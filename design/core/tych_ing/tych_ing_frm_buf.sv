==> flow/design.v <==
typedef struct packed {
    logic         valid;   
    logic [511:0] data;    
    logic         sop;     
    logic         eop;     
    logic [5:0]   empty;   
    logic         error;   
    logic [11:0]  frm_dbg_id;  
} core_avl_t;
typedef struct packed {
    logic  [1:0]  stat_en;
    logic  [11:0] stat0_id;
    logic  [11:0] stat1_id;
} core_stats_t;
typedef struct packed {
    logic         valid;
    logic [3:0]   vs;      
    logic         lif;     
    logic         mcast;   
    logic         bcast;   
    logic         ldap;    
    logic         stp;     
    logic         lacp;    
    logic [1:0]   cosidx;  
    logic [3:0]   fcos;    
    logic [1:0]   rcos;    
    logic         drop;    
    logic [2:0]   drop_reason;  
    logic         mirror;  
    logic [1:0]   color;
    logic         mtr_en;
    logic [2:0]   mtr_id;
    core_stats_t  stats;
    logic [11:0]  frm_dbg_id;  
} core_ingmeta_t;
module tych_ing_frm_buf (
input wire clk,
input wire rst,
input  core_avl_t     core_avl_in,
output logic          core_avl_in_ready,
input  core_ingmeta_t core_ingmeta_in,
input  logic        rd_ptr_update_valid,
input  logic [3:0]  rd_ptr_vs,           
input  logic [1:0]  rd_ptr_rcos,         
input  logic [15:0] rd_ptr_value,        
output logic        rd_ptr_update_ready,
output logic        ram_wr_en,           
output logic [15:0] ram_wr_addr,         
output logic [511:0] ram_wr_data,        
output logic [5:0]  ram_wr_empty,        
output logic        ram_wr_sop,          
output logic        ram_wr_eop,          
output logic        ram_wr_error         
);
localparam NUM_VS = 16;
localparam NUM_RCOS = 4;
localparam NUM_FIFOS = NUM_VS * NUM_RCOS;
localparam NUM_FIFOS_WIDTH = $clog2(NUM_FIFOS);
localparam FIFO_DEPTH = 1024;   
localparam PTR_WIDTH = 16;      
logic [PTR_WIDTH-1:0] wr_ptr [NUM_FIFOS-1:0];
logic [PTR_WIDTH-1:0] rd_ptr [NUM_FIFOS-1:0];
logic [3:0] fifo_vs;
logic [1:0] fifo_rcos;
logic [NUM_FIFOS_WIDTH-1:0] fifo_idx;   
assign fifo_vs = core_ingmeta_in.vs;
assign fifo_rcos = core_ingmeta_in.rcos;
assign fifo_idx = {fifo_vs, fifo_rcos};
logic [PTR_WIDTH-1:0] fifo_occupancy;
logic fifo_full;
logic fifo_almost_full;
assign fifo_occupancy = wr_ptr[fifo_idx] - rd_ptr[fifo_idx];
assign fifo_almost_full = (fifo_occupancy >= (FIFO_DEPTH - 8));   
assign fifo_full = (fifo_occupancy >= FIFO_DEPTH);
assign core_avl_in_ready = !fifo_almost_full && !rst;
always_ff @(posedge clk or posedge rst) begin
    if (rst) begin
        for (int i = 0; i < NUM_FIFOS; i++) begin
            wr_ptr[i] <= '0;
        end
    end else begin
        if (core_avl_in.valid && core_avl_in_ready) begin
            wr_ptr[fifo_idx] <= wr_ptr[fifo_idx] + 1'b1;
        end
    end
end
logic [5:0] rd_update_idx;
assign rd_update_idx = {rd_ptr_vs, rd_ptr_rcos};
assign rd_ptr_update_ready = 1'b1;
always_ff @(posedge clk or posedge rst) begin
    if (rst) begin
        for (int i = 0; i < NUM_FIFOS; i++) begin
            rd_ptr[i] <= '0;
        end
    end else begin
        if (rd_ptr_update_valid && rd_ptr_update_ready) begin
            rd_ptr[rd_update_idx] <= rd_ptr_value;
        end
    end
end
assign ram_wr_en = core_avl_in.valid && core_avl_in_ready;
assign ram_wr_addr = wr_ptr[fifo_idx];
assign ram_wr_data = core_avl_in.data;
assign ram_wr_empty = core_avl_in.empty;
assign ram_wr_sop = core_avl_in.sop;
assign ram_wr_eop = core_avl_in.eop;
assign ram_wr_error = core_avl_in.error;
endmodule
* Reports on tych_ing_frm_buf
What the tools print for tych_ing_frm_buf, step after step.
Lines are those of the file above, counted from 1.
Operators: Yosys type, input widths -> output width; for muxes data width and select width s.
Cell names lack the library's common part.
The mark n/a stands for no value.
- Top :: tych_ing_frm_buf
- Clock input :: clk
- Standard-cell library :: sky130hd
- Timing corner :: tt_025C_1v80

* Elaborated design
Source: Yosys, flattened and elaborated. Widths are those after wreduce. Registers that Yosys merges into a memory's read port (data or address) are not register bits. Print and check cells do not count. Equal cells are merged and count once.
- Input port bits :: 627
- Bits in registers :: 2048
- Word width x clocked read ports :: 0
- Output and inout port bits :: 540
- Memory cells :: 0
- Latch bits :: 0
- Memory bits (read-only) :: 0
- Bits in writable memories :: 0
- Add/sub/neg operators :: 2
- Div/mod/pow operators :: 0
- Bitwise logic cells :: 0
- Shifts and indexed selects :: 0
- Magnitude comparators :: 1
- Reduce/logical cells :: 134
- Multipliers :: 0
- Muxes and demuxes :: 3
- Equality and inequality tests :: 126
** Operators with widths (count)
- $pmux 16 s64 :: 2
- $eq 6x6->1 const B :: 64
- $reduce_and 2->1 :: 128
- $eq 6x5->1 const B :: 32
- $eq 6x4->1 const B :: 16
- $eq 6x3->1 const B :: 8
- $eq 6x2->1 const B :: 4
- $add 16x1->16 const B :: 1
- $ge 16x10->1 const B :: 1
- $sub 16x16->16 :: 1
- $mux 16 :: 1
- $eq 6x1->1 const B :: 2
- $logic_not 6->1 :: 2
- $logic_and 1x1->1 :: 2
- $logic_not 1->1 :: 2

* Logic depth
Yosys ltp: most cells in a row. Word level: on the elaborated netlist, between registers, memories and ports. Mapped: between sequential cells and ports; inverters and the memories' decode and read muxes count.
- Depth after elaboration :: 9
- ABC_AREA :: 1
- Mapped depth :: 34

* Netlist
The flow's flattened synthesis, as Yosys stat reports it; memories are mapped. The netlist is that of the ABC_AREA named above (0 if unset); the other value can give another one.
** Cell types
- dfrtp_1 :: count 2048, area in all 5.12E+04 µm²
- nand2_1 :: count 4282, area in all 1.61E+04 µm²
- nand4_1 :: count 1250, area in all 7820 µm²
- o21ai_0 :: count 1039, area in all 5.2E+03 µm²
- buf_4 :: count 527, area in all 3.96E+03 µm²
- clkbuf_1 :: count 770, area in all 2.89E+03 µm²
- a22o_1 :: count 320, area in all 2.8E+03 µm²
- nand3_1 :: count 272, area in all 1.36E+03 µm²
- nor2_1 :: count 334, area in all 1.25E+03 µm²
- a221oi_1 :: count 130, area in all 1.14E+03 µm²
- inv_1 :: count 221, area in all 829.546 µm²
- buf_2 :: count 142, area in all 710.682 µm²
- buf_1 :: count 87, area in all 326.563 µm²
- nor3_1 :: count 59, area in all 295.283 µm²
- a21oi_1 :: count 45, area in all 225.216 µm²
- ha_1 :: count 16, area in all 200.192 µm²
- nor2_2 :: count 27, area in all 168.912 µm²
- a32o_1 :: count 14, area in all 140.134 µm²
Other cell types: 26; their cells: 151.
- Cell area after synthesis :: 0.09773 mm²
- Flip-flops :: 2048
- Mapped cells :: 11734
- Buffer cells :: 1526

* Worst setup path after synthesis
OpenSTA on the mapped netlist: ideal clock, no wires. The path of least setup slack (recovery checks aside). Input and output delay are each 20% of the period. Register names are those of the netlist, which keeps one name where synthesis merged equal registers.
- Path kind :: input-to-output
- From :: input port rst
- To :: output port core_avl_in_ready
- Launch time at the first pin :: 22.600 ns
- Output delay :: 22.600 ns
- Path delay :: 44.088 ns
- Stages on the path :: 7
- Setup slack :: 23.712 ns
- Data required time :: 90.400 ns
- Buffers on the path :: 2
- Arrival :: 66.688 ns
- Period :: 113.0 ns
- Synthesis period reached :: 89.288 ns
"path delay" = arrival - input delay + setup time.
A path that ends at an output port has no setup time.
"stages on the path" counts driving pins, that of a launching flip-flop among them; a cell with two outputs on the path counts twice.
"synthesis period reached" = period - worst setup slack (recovery checks aside). The figure is calculated, with input and output delays left at 20% of the set period.
The rows between start and end are the longest chain of elaborated cells between them; the timing report does not say that the signal goes this way. Where chains are equally long, one stands for them.
A line is the first line of the expression or statement that the cell stems from. Yosys adds cells for indexed reads and writes and turns some case tables into memories.
- Path through :: inv_1 -> nand2_1 -> nor2_1 -> nand3_1 -> nor2_4 -> buf_2 -> clkbuf_1
- Cells in the longest elaborated chain :: 2
- Elaborated cells on any way between the ends :: 2
- RTL lines with such cells :: 1
- Those cells by class :: reduce/logical: 2
** Ends and longest elaborated chain, after synthesis
- from (decl) :: line 38 : input wire rst,
- $logic_not 1->1 :: line 75 : assign core_avl_in_ready = !fifo_almost_full && !rst;
- $logic_and 1x1->1 :: line 75
- to (decl) :: line 40 : output logic          core_avl_in_ready,

* Timing after layout
Path of least setup slack in the final report of run A (OpenROAD, finished layout, wires in). Where an end is a register, its clock arrival counts in the times.
- Path kind :: input-to-output
- From :: input port core_ingmeta_in
- To :: output port ram_wr_en
- Arrival :: 22.38 ns
- Setup slack :: 33.22 ns
- Period :: 69.5 ns
- Stages on the path :: 25
- Output delay :: 13.90 ns
- Buffers on the path :: 5
- Launch time at the first pin :: 13.90 ns
- Data required time :: 55.60 ns
Where an end lacks its bit number, it is one bit of the signal, or one of the new flip-flops if synthesis recoded a state register.
The rows between start and end are the longest chain of elaborated cells between them; the timing report does not say that the signal goes this way. Where chains are equally long, one stands for them.
- Path through :: clkdlybuf4s50_1 -> nor2_2 -> buf_4 -> nand3_1 -> buf_4 -> inv_2 -> buf_4 -> a22oi_1 -> nand4_1 -> nor2_1 -> nand3_1 -> o21ai_0 -> inv_1 -> ha_1 -> inv_1 -> o21ai_0 -> nor2_1 -> nor2_1 -> nor3_1 -> nand3_1 -> nand2_1 -> nor2_1 -> nand3_1 -> nor3b_1 -> clkdlybuf4s50_1
- Cells in the longest elaborated chain :: 7
- Elaborated cells on any way between the ends :: 71
- Those cells by class :: add/sub: 1; compare: 1; eq/ne: 63; mux: 2; reduce/logical: 4
** Ends and longest elaborated chain, after layout
- from (decl) :: line 41 : input  core_ingmeta_t core_ingmeta_in,
- $eq 6x6->1 :: line 72 : assign fifo_occupancy = wr_ptr[fifo_idx] - rd_ptr[fifo_idx];
- $pmux 16 s64 :: line 72
- $sub 16x16->16 :: line 72
- $ge 16x10->1 :: line 73 : assign fifo_almost_full = (fifo_occupancy >= (FIFO_DEPTH - 8));
- $logic_not 1->1 :: line 75 : assign core_avl_in_ready = !fifo_almost_full && !rst;
- $logic_and 1x1->1 :: line 75
- $logic_and 1x1->1 :: line 101 : assign ram_wr_en = core_avl_in.valid && core_avl_in_ready;
- to (decl) :: line 47 : output logic        ram_wr_en,

Hand-over note for tych_ing_frm_buf

Below are 2 stored runs of the flow (Yosys, OpenROAD; platform sky130hd) on tych_ing_frm_buf, each with its settings and what was measured, unordered. Constraints: input delay and output delay 20% of the set period each, output load 0.01 pF.
By "period achieved" is meant the clock period of the run minus its worst setup slack. This is arithmetic on one report: input and output delays are still those of the set period (20% each).
"critical setup path time": the worst setup path's part of the clock period (all of it between registers, 20% less for each end at a port) less its slack. A launch clock that arrives late makes it longer, a capture clock that arrives late makes it shorter.
"total power of the final layout" is the tool's figure for a default switching activity; nothing was simulated.

* Run A
** Files
==> flow/run.sh <==
#!/bin/bash
# the make line also repeats the synthesis and layout settings of config.mk as NAME=value (left out here)
make -C /OpenROAD-flow-scripts/flow DESIGN_CONFIG=/design/flow/config.mk WORK_HOME=/design/flow/orfs CLKGATE_MAP_FILE= finish
==> flow/config.mk <==
export PLATFORM = sky130hd
export DESIGN_NAME = tych_ing_frm_buf
export DESIGN_NICKNAME = tych_ing_frm_buf
export VERILOG_FILES = /design/flow/design.v
export SDC_FILE = /design/flow/constraint.sdc
export NUM_CORES = 4
export LEC_CHECK = 0
export ABC_AREA = 1
export CAP_MARGIN = 20
export CORE_ASPECT_RATIO = 1.74
export CORE_MARGIN = 5
export CORE_UTILIZATION = 25
export MAX_ROUTING_LAYER = met4
export PLACE_DENSITY_LB_ADDON = 0.26
export SETUP_SLACK_MARGIN = 5.0
export SLEW_MARGIN = 20
==> flow/constraint.sdc <==
create_clock -name core_clock -period 69.5 [get_ports {clk}]
set_input_delay 13.9000 -clock core_clock [delete_from_list [all_inputs] [get_ports {clk}]]
set_output_delay 13.9000 -clock core_clock [all_outputs]
set_load 0.01 [all_outputs]
** Results
- Critical setup path time :: 8.48 ns
- Worst path kind :: input-to-output
- Standard-cell area after layout :: 0.10738 mm²
- Worst hold slack in the final report :: 0.469 ns
- Worst setup slack after layout :: 33.225 ns
- Synthesized cell area :: 0.09773 mm²
- Total power of the final layout :: 2.692 mW
- Period achieved :: 36.275 ns
- Full die area :: 0.404008 mm²
- Post-layout utilization :: 27.5 %
- Final setup TNS :: 0.000 ns

* Run B
** Files
==> flow/run.sh <==
#!/bin/bash
# the make line also repeats the synthesis and layout settings of config.mk as NAME=value (left out here)
make -C /OpenROAD-flow-scripts/flow DESIGN_CONFIG=/design/flow/config.mk WORK_HOME=/design/flow/orfs CLKGATE_MAP_FILE= finish
==> flow/config.mk <==
export PLATFORM = sky130hd
export DESIGN_NAME = tych_ing_frm_buf
export DESIGN_NICKNAME = tych_ing_frm_buf
export VERILOG_FILES = /design/flow/design.v
export SDC_FILE = /design/flow/constraint.sdc
export NUM_CORES = 4
export LEC_CHECK = 0
export CAP_MARGIN = 20
export CORE_ASPECT_RATIO = 0.59
export CORE_MARGIN = 2
export CORE_UTILIZATION = 27
export CTS_CLUSTER_SIZE = 37
export GPL_ROUTABILITY_DRIVEN = 0
export GPL_TIMING_DRIVEN = 0
export PLACE_DENSITY_LB_ADDON = 0.25
export SETUP_SLACK_MARGIN = -2.0
export SLEW_MARGIN = 20
export TNS_END_PERCENT = 40
==> flow/constraint.sdc <==
create_clock -name core_clock -period 47.6 [get_ports {clk}]
set_input_delay 9.5200 -clock core_clock [delete_from_list [all_inputs] [get_ports {clk}]]
set_output_delay 9.5200 -clock core_clock [all_outputs]
set_load 0.01 [all_outputs]
** Results
- Total power of the final layout :: 4.028 mW
- Period achieved :: 29.440 ns
- Post-layout utilization :: 34.2 %
- Worst setup slack after layout :: 18.160 ns
- Worst hold slack in the final report :: 0.502 ns
- Full die area :: 0.36248 mm²
- Final setup TNS :: 0.000 ns
- Critical setup path time :: 10.40 ns
- Worst path kind :: input-to-output
- Synthesized cell area :: 0.0965288 mm²
- Standard-cell area after layout :: 0.121569 mm²

End of note.
